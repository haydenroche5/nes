==> flow/design.v <==
parameter SHIFT_LEFT_BI = 44'b0000;
parameter SHIFT_RIGHT_BI = 4'b0001;
parameter DECREMENT = 4'b0010;
parameter INCREMENT = 4'b0011;
parameter ROTATE_LEFT_BI = 4'b0100;
parameter ROTATE_RIGHT_BI = 4'b0101;
parameter SHIFT_LEFT_AI = 4'b0110;
parameter SHIFT_RIGHT_AI = 4'b0111;
parameter ROTATE_LEFT_AI = 4'b1000;
parameter ROTATE_RIGHT_AI = 4'b1001;
parameter ADD = 4'b1010;
parameter PASS_BI = 4'b1011;
module ABR  (
	clk,
	reset_l,
	data,
	ABL_load,
	ABL_sel,
	ABH_load,
	ABH_sel,
	ACC,
	ALU,
	PCL,
	PCH,
	addr
);
parameter DATA_ABL = 3'b000;
parameter ACC_ABL = 3'b001;
parameter ALU_ABL = 3'b010;
parameter PCL_ABL = 3'b011;
parameter FD_ABL = 3'b100;
parameter FC_ABL = 3'b101;
parameter CLR_ABH = 2'b00;
parameter DATA_ABH = 2'b01;
parameter PCH_ABH = 2'b10;
parameter FF_ABH = 2'b11;
parameter ACC_AI = 2'b00;
parameter X_AI = 2'b01;
parameter Y_AI = 2'b10;
input clk;
input reset_l;
input [7:0] data;
input ABL_load;
input [2:0] ABL_sel;
input ABH_load;
input [1:0] ABH_sel;
input [7:0] ACC;
input [7:0] ALU;
input [7:0] PCL;
input [7:0] PCH;
wire [7:0] data;
wire [2:0] ABL_sel;
wire [1:0] ABH_sel;
wire [7:0] ACC;
wire [7:0] ALU;
wire [7:0] PCL;
wire [7:0] PCH;
output [15:0] addr;
wire [15:0] addr = {ABH, ABL};
reg [7:0] ABL;
reg [7:0] ABH;
always @(posedge clk) begin : ABL_reg
    if (~reset_l) begin
        ABL <= 0;
    end else if (ABL_load) begin
        case (ABL_sel)
            DATA_ABL:
                ABL <= data;
            ACC_ABL:
                ABL <= ACC;
            ALU_ABL:
                ABL <= ALU;
            PCL_ABL:
                ABL <= PCL;
            FC_ABL:
                ABL <= 8'hFC;
            FD_ABL:
                ABL <= 8'hFD;
        endcase
    end
end
always @(posedge clk) begin : ABH_reg
    if (~reset_l) begin
        ABH <= 0;
    end else if (ABH_load) begin
        case (ABH_sel)
            CLR_ABH:
                ABH <= 0;
            DATA_ABH:
                ABH <= data;
            PCH_ABH:
                ABH <= PCH;
            FF_ABH:
                ABH <= 8'hFF;
        endcase
    end
end
endmodule
## From RTL to reports: ABR

Tool output for the design above, in the order of the flow.
Line numbers count from 1 in the design file above.
The mark n/a stands for no value.

| design | value |
|---|---|
| design top | ABR |
| clock port | clk |
| library | sky130hd |
| library corner | tt_025C_1v80 |

## Elaborated design

Yosys after proc, flatten, opt, wreduce and memory -nomap, before mapping. Memory bits, and registers merged into a memory's read port (data or address), are not among the register bits. Print and check cells are not counted. Equal cells are merged and count once.

| word-level totals | value |
|---|---|
| register bits | 16 |
| input bits | 49 |
| output and inout bits | 16 |
| word-level cells | 16 |

| operators by class | value |
|---|---|
| equality and inequality tests | 8 |
| mux-type cells | 2 |
| reduce/logical cells | 4 |

Operators with widths:

| operator | number |
|---|---|
| 8-bit parallel mux with 6-bit select | 1 |
| 8-bit parallel mux with 4-bit select | 1 |
| 3-bit by 2-bit == test with 1-bit output (second input constant) | 2 |
| 3-bit == test (second input constant) | 2 |
| 6-bit nonzero test | 1 |
| 2-bit == test (second input constant) | 2 |
| 3-bit by 1-bit == test with 1-bit output (second input constant) | 1 |
| 3-bit zero test | 1 |
| 2-bit by 1-bit == test with 1-bit output (second input constant) | 1 |
| 2-bit zero test | 1 |
| 2-bit AND reduction | 1 |

## Depth

Depth = most cells in a row (Yosys ltp): at word level without a register or memory, in the mapped netlist without a sequential cell, where the memories' decode and read muxes count.

| logic depth | value |
|---|---|
| depth in word-level cells | 3 |
| ABC_AREA | 0 |
| mapped depth | 5 |
| gate-level depth less buffers | 4 |

## Netlist

Yosys stat after the flow's synthesis: flattened, memories mapped to cells. It holds for the ABC_AREA given above (unset counts as 0); a run with the other value may have another netlist.
Totals and module areas in this step are rounded.

Cells by type:

| cell | number | area in all (µm²) |
|---|---|---|
| sky130_fd_sc_hd__dfxtp_1 | 16 | 320.307 |
| sky130_fd_sc_hd__mux4_1 | 3 | 78.826 |
| sky130_fd_sc_hd__mux4_2 | 3 | 67.565 |
| sky130_fd_sc_hd__a21oi_1 | 13 | 65.062 |
| sky130_fd_sc_hd__o21a_1 | 7 | 52.55 |
| sky130_fd_sc_hd__nor2b_1 | 8 | 50.048 |
| sky130_fd_sc_hd__nor3_1 | 9 | 45.043 |
| sky130_fd_sc_hd__nor2_1 | 9 | 33.782 |
| sky130_fd_sc_hd__o221a_1 | 3 | 33.782 |
| sky130_fd_sc_hd__o221a_2 | 3 | 33.782 |
| sky130_fd_sc_hd__nand2b_1 | 3 | 18.768 |
| sky130_fd_sc_hd__a21boi_2 | 1 | 11.261 |
| sky130_fd_sc_hd__buf_6 | 1 | 11.261 |
| sky130_fd_sc_hd__clkbuf_1 | 3 | 11.261 |
| sky130_fd_sc_hd__buf_2 | 2 | 10.01 |
| sky130_fd_sc_hd__mux2i_1 | 1 | 10.01 |
| sky130_fd_sc_hd__nand3_1 | 2 | 10.01 |
| sky130_fd_sc_hd__o21ai_0 | 2 | 10.01 |

Other cell types: 7; their cells: 7.

| mapped netlist | value |
|---|---|
| cells in the netlist | 96 |
| chip area (Yosys) | 0.00091 mm² |
| sequential area | 0.00032 mm² |
| mapped flip-flops | 16 |
| buffer cells | 7 |

## Path before layout

OpenSTA on the mapped netlist: ideal clock, no wires. The path of least setup slack (recovery checks aside). Input and output delay are each 20% of the period. Register names are those of the netlist, which keeps one name where synthesis merged equal registers.

| path post-synthesis | value |
|---|---|
| path kind | input -> register |
| from | input port ABL_sel[1] |
| to | register ABL[4] |
| period | 1.26 ns |
| external input delay | 0.252 ns |
| setup time | 0.119 ns |
| time at the first pin | 0.252 ns |
| data arrival time | 1.071 ns |
| data required time | 1.141 ns |
| slack | 0.071 ns |
| delay of the path | 0.938 ns |
| stages on the path | 3 |
| buffers on the path | 1 |
| synthesis period reached | 1.189 ns |

"delay of the path" = arrival - input delay + setup time.
"stages on the path": output pins that drive a net of the path, with the launching flip-flop's if there is one; two outputs of one cell count as two.
"synthesis period reached" is the clock period less the worst setup slack; recovery checks do not enter. This is arithmetic on one report: input and output delays are still those of the set period (20% each).
The rows between start and end are the longest chain of elaborated cells between them; the timing report does not say that the signal goes this way. Where chains are equally long, one stands for them.
A line is the first line of the expression or statement that the cell stems from. Yosys adds cells for indexed reads and writes and turns some case tables into memories.
At most two assigning lines are given for a register; there are more.

| between the ends, post-synthesis | value |
|---|---|
| path through | sky130_fd_sc_hd__buf_6 sky130_fd_sc_hd__mux4_2 sky130_fd_sc_hd__o221a_1 |
| cells in the longest elaborated chain | 3 |
| elaborated cells on any way between the ends | 9 |
| source lines of those cells | 1 |
| classes of those cells | eq/ne: 5; mux: 1; reduce/logical: 3 |

Ends and longest elaborated chain, post-synthesis:

| element | line | RTL |
|---|---|---|
| from (decl) | 44 | `input [2:0] ABL_sel;` |
| 3-bit == test | 66 | `case (ABL_sel)` |
| 6-bit nonzero test | n/a |  |
| 2-bit AND reduction | n/a |  |
| to (assign) | 64 | `ABL <= 0;` |
| to (assign) | 68 | `ABL <= data;` |
| to (decl) | 60 | `reg [7:0] ABL;` |

## Timing after layout

From the final timing report of run 1: the path of least setup slack in the routed layout; clock arrival at registers is part of the times.

| path after layout | value |
|---|---|
| path kind | input -> register |
| from | input port ABL_sel[1] |
| to | register ABL[4] |
| period | 1.9 ns |
| external input delay | 0.38 ns |
| setup time | 0.10 ns |
| time at the first pin | 0.38 ns |
| data arrival time | 1.84 ns |
| data required time | 2.09 ns |
| slack | 0.25 ns |
| stages on the path | 4 |
| buffers on the path | 2 |

The rows between start and end are the longest chain of elaborated cells between them; the timing report does not say that the signal goes this way. Where chains are equally long, one stands for them.
At most two assigning lines are given for a register; there are more.

| between the ends, after layout | value |
|---|---|
| path through | sky130_fd_sc_hd__clkdlybuf4s50_1 sky130_fd_sc_hd__buf_6 sky130_fd_sc_hd__mux4_2 sky130_fd_sc_hd__o221a_1 |
| cells in the longest elaborated chain | 3 |
| elaborated cells on any way between the ends | 9 |
| source lines of those cells | 1 |
| classes of those cells | eq/ne: 5; mux: 1; reduce/logical: 3 |

Ends and longest elaborated chain, after layout:

| element | line | RTL |
|---|---|---|
| from (decl) | 44 | `input [2:0] ABL_sel;` |
| 3-bit == test | 66 | `case (ABL_sel)` |
| 6-bit nonzero test | n/a |  |
| 2-bit AND reduction | n/a |  |
| to (assign) | 64 | `ABL <= 0;` |
| to (assign) | 68 | `ABL <= data;` |
| to (decl) | 60 | `reg [7:0] ABL;` |

FLOW RESULTS
============

Flow measurements of ABR on sky130hd: 2 stored runs with different settings, listed in no order. Input and output delays are each 20% of the period that was set; the output load is 0.01 pF.
By "reached clock period" is meant the clock period of the run minus its worst setup slack. This is arithmetic on one report: input and output delays are still those of the set period (20% each).
By "critical setup path time" is meant the share of the clock period that the worst setup path is allowed (20% is reserved at inputs, 20% at outputs), minus its slack. Clock arrival times at its registers enter into it.
"power" is the tool's figure for a default switching activity; nothing was simulated.
The results are shown rounded.

#### Run 1

| setting | value |
|---|---|
| period_ns | `1.9` |
| CORE_UTILIZATION | `40` |
| TNS_END_PERCENT | `60` |
| GPL_TIMING_DRIVEN | `0` |
| SLEW_MARGIN | `40` |
| MIN_ROUTING_LAYER | `met1` |
| CAP_MARGIN | `20` |
| CORE_MARGIN | `2` |

| result | value |
|---|---|
| die size | 0.00267 mm² |
| critical setup path time | 1.27 ns |
| critical path kind | input -> register |
| power | 875 µW |
| std-cell area (final layout) | 0.00159 mm² |
| total negative slack on setup checks | 0.000 ns |
| reached clock period | 1.647 ns |
| worst hold slack after layout | 0.486 ns |
| post-route utilization | 0.726 |
| setup slack of the worst path | 0.253 ns |
| chip area after synthesis (Yosys) | 0.00091 mm² |

#### Run 2

| setting | value |
|---|---|
| period_ns | `1.49` |
| CORE_UTILIZATION | `19` |
| CAP_MARGIN | `20` |
| CORE_MARGIN | `2` |
| SLEW_MARGIN | `20` |

| result | value |
|---|---|
| die size | 0.00536 mm² |
| critical setup path time | 1.13 ns |
| critical path kind | register -> output |
| power | 1190 µW |
| std-cell area (final layout) | 0.00176 mm² |
| total negative slack on setup checks | 0.000 ns |
| reached clock period | 1.426 ns |
| worst hold slack after layout | 0.478 ns |
| post-route utilization | 0.378 |
| setup slack of the worst path | 0.064 ns |
| chip area after synthesis (Yosys) | 0.00091 mm² |
